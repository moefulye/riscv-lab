==> flow/design.v <==
module Divider #(
    parameter NUM_DIV = 2
) (
    input clk_in,
    input rst_n,
    output reg clk_div
);
integer cnt;
always @(posedge clk_in or negedge rst_n) begin
    if(!rst_n)begin
        cnt <= 32'h0000_0000;
    end else if(cnt < NUM_DIV/2 -1) begin
        cnt <= cnt + 32'h0000_0001;
    end else begin
        cnt <= 32'h0000_0000;
        clk_div <= ~clk_div;
    end
end
endmodule
=== From RTL to reports: Divider ===
Tool output for the design above, in the order of the flow.
Line numbers count from 1 in the design file above.
Operators carry their Yosys type and port widths (W data, S select, Z words).
Library cell names are shortened.
The mark n/a stands for no value.

* Design top: Divider
* Clock input: clk_in
* Cell library: sky130hd
* Library corner: tt_025C_1v80

=== After elaboration ===
Yosys after proc, flatten, opt, wreduce and memory -nomap, before mapping. Enables and synchronous resets that opt folds into registers are not counted as muxes. Memory bits, and registers merged into a memory's read port (data or address), are not among the register bits. Print and check cells are not counted. Equal cells are merged and count once.

* Order comparisons: 1
* Bitwise logic cells: 2
* $add $sub $neg: 1
* Reductions and logical operators: 1
* Multiplexer cells: 1

{| class="wikitable"
|+ Operator list
! cell !! number
|-
| $add A32 B1 Y32 const B || 1
|-
| $lt A32 B1 Y1 const B || 1
|-
| $mux W32 || 1
|-
| $not A1 Y1 || 2
|-
| $reduce_and A2 Y1 || 1
|}

* Flip-flop bits (word level): 33
* Input bits: 2
* Output and inout bits: 1
* Cells after elaboration: 8

=== Logic depth ===
Yosys ltp: most cells in a row. Word level: on the elaborated netlist, between registers, memories and ports. Mapped: between sequential cells and ports; inverters and the memories' decode and read muxes count.

* Word-level depth: 3
* ABC_AREA: 0
* Depth in mapped cells: 6
* Mapped depth without buffers: 5

=== Netlist ===
The flow's flattened synthesis, as Yosys stat reports it; memories are mapped. The netlist is that of the ABC_AREA named above (0 if unset); the other value can give another one.

{| class="wikitable"
|+ Cells by type
! type !! number !! area in all (µm²)
|-
| dfrtp_1 || 32 || 800.768
|-
| or4_1 || 10 || 75.072
|-
| a21oi_1 || 14 || 70.067
|-
| xnor2_1 || 7 || 61.309
|-
| o31ai_1 || 8 || 60.058
|-
| nand2_1 || 15 || 56.304
|-
| nand3_1 || 9 || 45.043
|-
| nand4_1 || 7 || 43.792
|-
| nor2_1 || 11 || 41.29
|-
| nor4_1 || 6 || 37.536
|-
| or3_1 || 6 || 37.536
|-
| edfxtp_1 || 1 || 30.029
|-
| inv_1 || 8 || 30.029
|-
| xor2_1 || 3 || 26.275
|-
| clkbuf_1 || 6 || 22.522
|-
| o21a_1 || 3 || 22.522
|-
| nand4_4 || 1 || 21.27
|-
| mux2i_1 || 2 || 20.019
|}

Other cell types: 19; their cells: 31.

* Cell count: 180
* Buffers: 8
* Area of sequential cells: 830.8 µm²
* Mapped area: 1722.9 µm²
* Mapped flip-flops: 33

=== Timing after synthesis ===
Path of least setup slack by OpenSTA after synthesis, without wires, with an ideal clock, recovery checks aside; 20% of the period is set as input and as output delay. Where synthesis merged equal registers, the netlist keeps one of their names.

* Kind: flip-flop to flip-flop
* From: reg cnt[0]
* To: reg cnt[26]
* Time at the first pin: 0 ps
* Slack: 64 ps
* Path buffers: 1
* Data required time: 1912 ps
* Stages on the path: 7
* Setup time: 78 ps
* Data arrival time: 1848 ps
* Path delay: 1926 ps
* Period: 1990 ps
* Synthesis period reached: 1926 ps

"path delay" = arrival - input delay + setup time.
"stages on the path" counts driving pins, that of a launching flip-flop among them; a cell with two outputs on the path counts twice.
"synthesis period reached" = period - worst setup slack (recovery checks aside). The figure is calculated, with input and output delays left at 20% of the set period.
The rows between start and end are the longest chain of elaborated cells between them; the timing report does not say that the signal goes this way. Where chains are equally long, one stands for them.
Each line given opens the expression or statement behind the cell; cells for indexed reads and writes are added by Yosys, which also makes memories of some case tables.
At most two assigning lines are given for a register; there are more.

* Cells stage by stage: dfrtp_1 -> ha_1 -> nand4_1 -> or4_1 -> clkbuf_1 -> or4_1 -> a21oi_1
* Length of the longest elaborated chain: 2
* Elaborated cells between the ends (all ways): 3
* RTL lines with such cells: 2
* Classes of those cells: add/sub (1); compare (1); mux (1)

{| class="wikitable"
|+ Ends and longest elaborated chain, after synthesis
! what !! line !! text
|-
| from (decl) || 8 || <nowiki>integer cnt;</nowiki>
|-
| from (assign) || 11 || <nowiki>cnt <= 32'h0000_0000;</nowiki>
|-
| from (assign) || 13 || <nowiki>cnt <= cnt + 32'h0000_0001;</nowiki>
|-
| $add A32 B1 Y32 || 13 ||
|-
| $mux W32 || 12 || <nowiki>end else if(cnt < NUM_DIV/2 -1) begin</nowiki>
|-
| to (assign) || 11 ||
|-
| to (assign) || 13 ||
|-
| to (decl) || 8 ||
|}

=== Path in the finished layout ===
Path of least setup slack in the final report of stored run 1 (OpenROAD, finished layout, wires in). Where an end is a register, its clock arrival counts in the times.
The path's times are printed in steps of 10 ps; the period is the one set.

* Kind: flip-flop to flip-flop
* From: reg cnt[8]
* To: reg cnt[30]
* Data required time: 2660 ps
* Path buffers: 1
* Period: 2390 ps
* Slack: 260 ps
* Data arrival time: 2400 ps
* Time at the first pin: 340 ps
* Stages on the path: 6
* Setup time: 70 ps

The rows between start and end are the longest chain of elaborated cells between them; the timing report does not say that the signal goes this way. Where chains are equally long, one stands for them.
At most two assigning lines are given for a register; there are more.

* Cells stage by stage: dfrtp_1 -> nand4_2 -> or4_1 -> buf_4 -> or4_1 -> a21oi_1
* Length of the longest elaborated chain: 2
* Elaborated cells between the ends (all ways): 3
* RTL lines with such cells: 2
* Classes of those cells: add/sub (1); compare (1); mux (1)

{| class="wikitable"
|+ Ends and longest elaborated chain, post-layout
! what !! line !! text
|-
| from (decl) || 8 || <nowiki>integer cnt;</nowiki>
|-
| from (assign) || 11 || <nowiki>cnt <= 32'h0000_0000;</nowiki>
|-
| from (assign) || 13 || <nowiki>cnt <= cnt + 32'h0000_0001;</nowiki>
|-
| $add A32 B1 Y32 || 13 ||
|-
| $mux W32 || 12 || <nowiki>end else if(cnt < NUM_DIV/2 -1) begin</nowiki>
|-
| to (assign) || 11 ||
|-
| to (assign) || 13 ||
|-
| to (decl) || 8 ||
|}

Ticket comment

Stored flow runs of Divider (2 of them; Yosys, OpenROAD, sky130hd). They differ in their settings and are not a sequence. Constraints: input delay and output delay 20% of the set period each, output load 0.01 pF.
"achieved clock period" is the run's clock period less its worst setup slack. It is reckoned from that one timing run; input and output delays stay at 20% of the period that was set.
"worst setup path time" = time allowed to the worst setup path (clock period - input delay - output delay, where it has them) - its slack; a late launch clock adds to it, a late capture clock takes from it.
By "power" is meant OpenSTA's value without simulated activity: inputs other than the clock are taken to toggle once in ten clock periods, and the tool carries that through the logic.
"worst setup path time" is given in steps of 10 ps.

Stored run 1
==> flow/run.sh <==
#!/bin/bash
# the make line also repeats the synthesis and layout settings of config.mk as NAME=value (left out here)
make -C /OpenROAD-flow-scripts/flow DESIGN_CONFIG=/design/flow/config.mk WORK_HOME=/design/flow/orfs CLKGATE_MAP_FILE= finish
==> flow/config.mk <==
export PLATFORM = sky130hd
export DESIGN_NAME = Divider
export DESIGN_NICKNAME = Divider
export VERILOG_FILES = /design/flow/design.v
export SDC_FILE = /design/flow/constraint.sdc
export NUM_CORES = 4
export LEC_CHECK = 0
export CAP_MARGIN = 20
export CORE_MARGIN = 2
export CORE_UTILIZATION = 53
export SLEW_MARGIN = 20
==> flow/constraint.sdc <==
create_clock -name core_clock -period 2.39 [get_ports {clk_in}]
set_input_delay 0.4780 -clock core_clock [delete_from_list [all_inputs] [get_ports {clk_in}]]
set_output_delay 0.4780 -clock core_clock [all_outputs]
set_load 0.01 [all_outputs]

==> results of stored run 1 <==
chip area after synthesis (Yosys): 1722.9 µm²
die area: 3722.8 µm²
standard-cell area of the final layout: 1849.3 µm²
utilization: 0.601
worst setup slack after layout: 260 ps
total negative slack: 0 ps
power: 871.1 µW
achieved clock period: 2130 ps
worst setup path time: 2130 ps
worst setup path kind: flip-flop to flip-flop

Stored run 2
==> flow/run.sh <==
#!/bin/bash
# the make line also repeats the synthesis and layout settings of config.mk as NAME=value (left out here)
make -C /OpenROAD-flow-scripts/flow DESIGN_CONFIG=/design/flow/config.mk WORK_HOME=/design/flow/orfs CLKGATE_MAP_FILE= finish
==> flow/config.mk <==
export PLATFORM = sky130hd
export DESIGN_NAME = Divider
export DESIGN_NICKNAME = Divider
export VERILOG_FILES = /design/flow/design.v
export SDC_FILE = /design/flow/constraint.sdc
export NUM_CORES = 4
export LEC_CHECK = 0
export CAP_MARGIN = 35
export CORE_ASPECT_RATIO = 0.7
export CORE_MARGIN = 8
export CORE_UTILIZATION = 66
export PLACE_DENSITY_LB_ADDON = 0.12
export SLEW_MARGIN = 20
==> flow/constraint.sdc <==
create_clock -name core_clock -period 1.77 [get_ports {clk_in}]
set_input_delay 0.3540 -clock core_clock [delete_from_list [all_inputs] [get_ports {clk_in}]]
set_output_delay 0.3540 -clock core_clock [all_outputs]
set_load 0.01 [all_outputs]

==> results of stored run 2 <==
chip area after synthesis (Yosys): 1722.9 µm²
die area: 4527.2 µm²
standard-cell area of the final layout: 2329.7 µm²
utilization: 0.94
worst setup slack after layout: -253 ps
total negative slack: -2045 ps
power: 1376 µW
achieved clock period: 2023 ps
worst setup path time: 2020 ps
worst setup path kind: flip-flop to flip-flop
