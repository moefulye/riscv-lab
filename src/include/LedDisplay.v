==> flow/design.v <==
module IM4jb (
    input clk,
    input [31:0] addr,
    output [31:0] data_out
);
ip_inst_jb jb (
  clk,
  addr[7:2],
  data_out
);
endmodule
module LedDisplay(
    input clk_100M, 
    input [31:0]data,
    input enable,  
    output [3:0] sel,  
    output reg [7:0] seg
); 
    reg [10:0] count = 0;
    reg [2:0] which = 0;
    assign sel = { enable, which };
    always @(posedge clk_100M) count <= count + 1'b1;
    always @(negedge clk_100M) if(&count) which <= which + 1'b1;
    reg [3:0] digit; 
    always @* case (which)
        0: digit <= data[31:28]; 
        1: digit <= data[27:24];
        2: digit <= data[23:20];
        3: digit <= data[19:16];
        4: digit <= data[15:12];
        5: digit <= data[11:08];
        6: digit <= data[07:04];
        7: digit <= data[03:00]; 
    endcase
    always @* case (digit) 
        4'h0: seg <= 8'b0000_0011; 
        4'h1: seg <= 8'b1001_1111; 
        4'h2: seg <= 8'b0010_0101;
        4'h3: seg <= 8'b0000_1101;
        4'h4: seg <= 8'b1001_1001;
        4'h5: seg <= 8'b0100_1001;
        4'h6: seg <= 8'b0100_0001;
        4'h7: seg <= 8'b0001_1111;
        4'h8: seg <= 8'b0000_0001;
        4'h9: seg <= 8'b0000_1001;
        4'hA: seg <= 8'b0001_0001;
        4'hB: seg <= 8'b1100_0001;
        4'hC: seg <= 8'b0110_0011;
        4'hD: seg <= 8'b1000_0101;
        4'hE: seg <= 8'b0110_0001;
        4'hF: seg <= 8'b0111_0001;
    endcase
endmodule 
module MuxOut(
    input [3:0]  watch_stat,
    input [31:0] watch_pc,
    input [31:0] watch_ir,
    input [4:0]  watch_rs1,
    input [4:0]  watch_rs2,
    input [4:0]  watch_rd,
    input [31:0] watch_wb_data,
    input [31:0] watch_imm32,
    input [31:0] watch_lhs,
    input [31:0] watch_rhs,
    input [3:0]  watch_alu_op,
    input [31:0] watch_alu_f,
    input [3:0]  watch_alu_flags,
    input [31:0] watch_mdr,
    input [1:0]  watch_wb_data_sel,
    input [1:0]  watch_pc_update_sel,
    input [3:0] sel,
    output reg [31:0] out
);
parameter SHOW_STAT         = 4'b0000;
parameter SHOW_PC           = 4'b0001;
parameter SHOW_IR           = 4'b0010;
parameter SHOW_RS1          = 4'b0011;
parameter SHOW_RS2          = 4'b0100;
parameter SHOW_RD           = 4'b0101;
parameter SHOW_WB_DATA      = 4'b0110;
parameter SHOW_IMM32        = 4'b0111;
parameter SHOW_LHS          = 4'b1000;
parameter SHOW_RHS          = 4'b1001;
parameter SHOW_ALU_OP       = 4'b1010;
parameter SHOW_ALU_F        = 4'b1011;
parameter SHOW_ALU_FLAGS    = 4'b1100;
parameter SHOW_MDR          = 4'b1101;
parameter SHOW_WB_DATA_SEL  = 4'b1110;
parameter SHOW_PC_UPDATE_SEL= 4'b1111;
always @(*)begin
    case(sel)
        SHOW_STAT:          out = watch_stat;
        SHOW_PC:            out = watch_pc;
        SHOW_IR:            out = watch_ir;
        SHOW_RS1:           out = watch_rs1;
        SHOW_RS2:           out = watch_rs2;
        SHOW_RD:            out = watch_rd;
        SHOW_WB_DATA:       out = watch_wb_data;
        SHOW_IMM32:         out = watch_imm32;
        SHOW_LHS:           out = watch_lhs;
        SHOW_RHS:           out = watch_rhs;
        SHOW_ALU_OP:        out = watch_alu_op;
        SHOW_ALU_F:         out = watch_alu_f;
        SHOW_ALU_FLAGS:     out = watch_alu_flags;
        SHOW_MDR:           out = watch_mdr;
        SHOW_WB_DATA_SEL:   out = watch_wb_data_sel;
        SHOW_PC_UPDATE_SEL: out = watch_pc_update_sel;
    endcase
end
endmodule
module top4jb(
    input led_clk,
    input cpu_clk,
    input rst,
    input [3:0] led_mux_sel,
    output [3:0] sel,
    output [7:0] seg
);
wire [3:0] watch_stat;
wire [31:0] watch_pc;
wire [31:0] watch_ir;
wire [4:0] watch_rs1;
wire [4:0] watch_rs2;
wire [4:0] watch_rd;
wire [31:0] watch_wb_data;
wire [31:0] watch_imm32;
wire [31:0] watch_lhs;
wire [31:0] watch_rhs;
wire [3:0] watch_alu_op;
wire [31:0] watch_alu_f;
wire [3:0] watch_alu_flags;
wire [31:0] watch_mdr;
wire [1:0] watch_wb_data_sel;
wire [1:0] watch_pc_update_sel;
wire [31:0] inst_addr;
wire [31:0] inst;
wire dm_write;
wire [31:0] dm_addr;
wire [31:0] dm_data_in;
wire [31:0] dm_data_out;
CPU cpu(
    cpu_clk,
    rst,
    inst_addr,
    inst,
    dm_write,
    dm_addr,
    dm_data_in,
    dm_data_out,
    watch_stat,
    watch_pc,
    watch_ir,
    watch_rs1,
    watch_rs2,
    watch_rd,
    watch_wb_data,
    watch_imm32,
    watch_lhs,
    watch_rhs,
    watch_alu_op,
    watch_alu_f,
    watch_alu_flags,
    watch_mdr,
    watch_wb_data_sel,
    watch_pc_update_sel
);
IM4jb im(
    cpu_clk,
    inst_addr,
    inst
);
DM dm(
    cpu_clk,
    dm_write,
    dm_addr,
    dm_data_in,
    dm_data_out
);
wire [31:0] mux_out;
MuxOut mux(
    watch_stat,
    watch_pc,
    watch_ir,
    watch_rs1,
    watch_rs2,
    watch_rd,
    watch_wb_data,
    watch_imm32,
    watch_lhs,
    watch_rhs,
    watch_alu_op,
    watch_alu_f,
    watch_alu_flags,
    watch_mdr,
    watch_wb_data_sel,
    watch_pc_update_sel,
    led_mux_sel,
    mux_out
);
LedDisplay led(
    led_clk,
    mux_out,
    1'b1,
    sel,
    seg
);
endmodule
* Step by step through the tools: LedDisplay *
The steps from the RTL of LedDisplay to its reports follow in flow order.
Line numbers count from 1 in the design file above.
Library cell names are shortened.
The mark -- stands for no value.

inputs
  design top = LedDisplay
  clock = clk_100M
  cell library = sky130hd
  timing corner = tt_025C_1v80

* Elaborated design *
Source: Yosys, flattened and elaborated, memories not mapped. Widths are those after wreduce; folded enables and synchronous resets count as part of the registers. Registers that Yosys merges into a memory's read port (data or address) are not register bits. Print and check cells do not count. Equal cells are merged and count once.
Memory sizes are those after Yosys's memory passes, which may raise the word count (mostly to a power of two), join words into wider ones and drop unused or constant bits.

operators by class
  $add $sub $neg = 2
  equal/unequal tests = 7
  mux-type cells = 1
  reductions and logical operators = 2

operators with widths
  cell                                                                    count
  4-bit case mux with 8-bit select                                        1
  3-bit equality test (second input constant)                             4
  11-bit by 1-bit adder with 11-bit output (second input constant)        1
  11-bit AND reduction                                                    1
  3-bit by 2-bit equality test with 1-bit output (second input constant)  2
  3-bit by 1-bit adder with 3-bit output (second input constant)          1
  3-bit by 1-bit equality test with 1-bit output (second input constant)  1
  3-bit logical NOT                                                       1

bit counts
  flip-flop bits (word level) = 14
  memory bits (read-only) = 112
  memories = 1
  output and inout bits = 12

memories
  name              words  width  read ports  wr ports  RTL line  source
  (name not given)  16     7      1           0         35        always @* case (digit)

* Longest topological paths *
Yosys ltp: most cells in a row. Word level: on the elaborated netlist, between registers, memories and ports. Mapped: between sequential cells and ports; inverters and the memories' decode and read muxes count.

depth
  depth in word-level cells = 2
  ABC_AREA = 0
  mapped depth = 11
  depth with buffers taken out = 10

* Netlist *
Yosys stat after the flow's synthesis: flattened, memories mapped to cells. It holds for the ABC_AREA given above (unset counts as 0); a run with the other value may have another netlist.

mapped netlist
  standard cells after synthesis = 119
  chip area (Yosys) = 1,121.1 um^2
  flip-flops = 14
  buffers = 7

cells by type
  cell type  count  area in all (um^2)
  dfxtp_1    11     220.211
  ha_1       13     162.656
  edfxtp_1   3      90.086
  mux2i_1    8      80.077
  xnor2_1    6      52.55
  a22oi_1    6      45.043
  inv_1      11     41.29
  nand3_1    8      40.038
  xor2_1     4      35.034
  buf_4      4      30.029
  o32ai_4    1      27.526
  nor2_1     7      26.275
  o22ai_1    4      25.024
  a22oi_4    1      21.27
  and3_1     3      18.768
  nand2_1    5      18.768
  a2bb2oi_1  2      17.517
  a21o_1     2      15.014

Not listed: further types 19, cells in them 20.

Ticket comment

Top module LedDisplay; platform sky130hd; tools Yosys and OpenROAD; 2 stored runs in no particular order. Input and output delays are each 20% of the period that was set; the output load is 0.01 pF.
"power" is the tool's figure for a default switching activity; nothing was simulated.
A setting shown as n/a is not set for that run.
Among the results, n/a means that no value is shown for the run.

item                                  entry A  entry B
period_ns                             14.3     13.5
CORE_UTILIZATION                      29       50
SETUP_SLACK_MARGIN                    2.77     n/a
PLACE_DENSITY_LB_ADDON                0.17     0.01
CORE_ASPECT_RATIO                     1.29     n/a
CELL_PAD_IN_SITES_GLOBAL_PLACEMENT    2        n/a
CELL_PAD_IN_SITES_DETAIL_PLACEMENT    2        2
CTS_CLUSTER_DIAMETER                  208      62
CAP_MARGIN                            30       20
SLEW_MARGIN                           15       20
CORE_MARGIN                           2        9
HOLD_SLACK_MARGIN                     n/a      0.2
ABC_AREA                              n/a      0
GPL_TIMING_DRIVEN                     n/a      0
GPL_ROUTABILITY_DRIVEN                n/a      1
CTS_CLUSTER_SIZE                      n/a      89
MAX_ROUTING_LAYER                     n/a      met4
chip area in the Yosys report (um^2)  1,121.1  n/a
post-route worst hold slack (ns)      0.414    n/a
die size (um^2)                       4,382.9  n/a
lowest setup slack (ns)               1.453    n/a
utilization (%)                       54.0     n/a
power (mW)                            0.1044   n/a

Entry B: no results, placement failed with DPL-0033
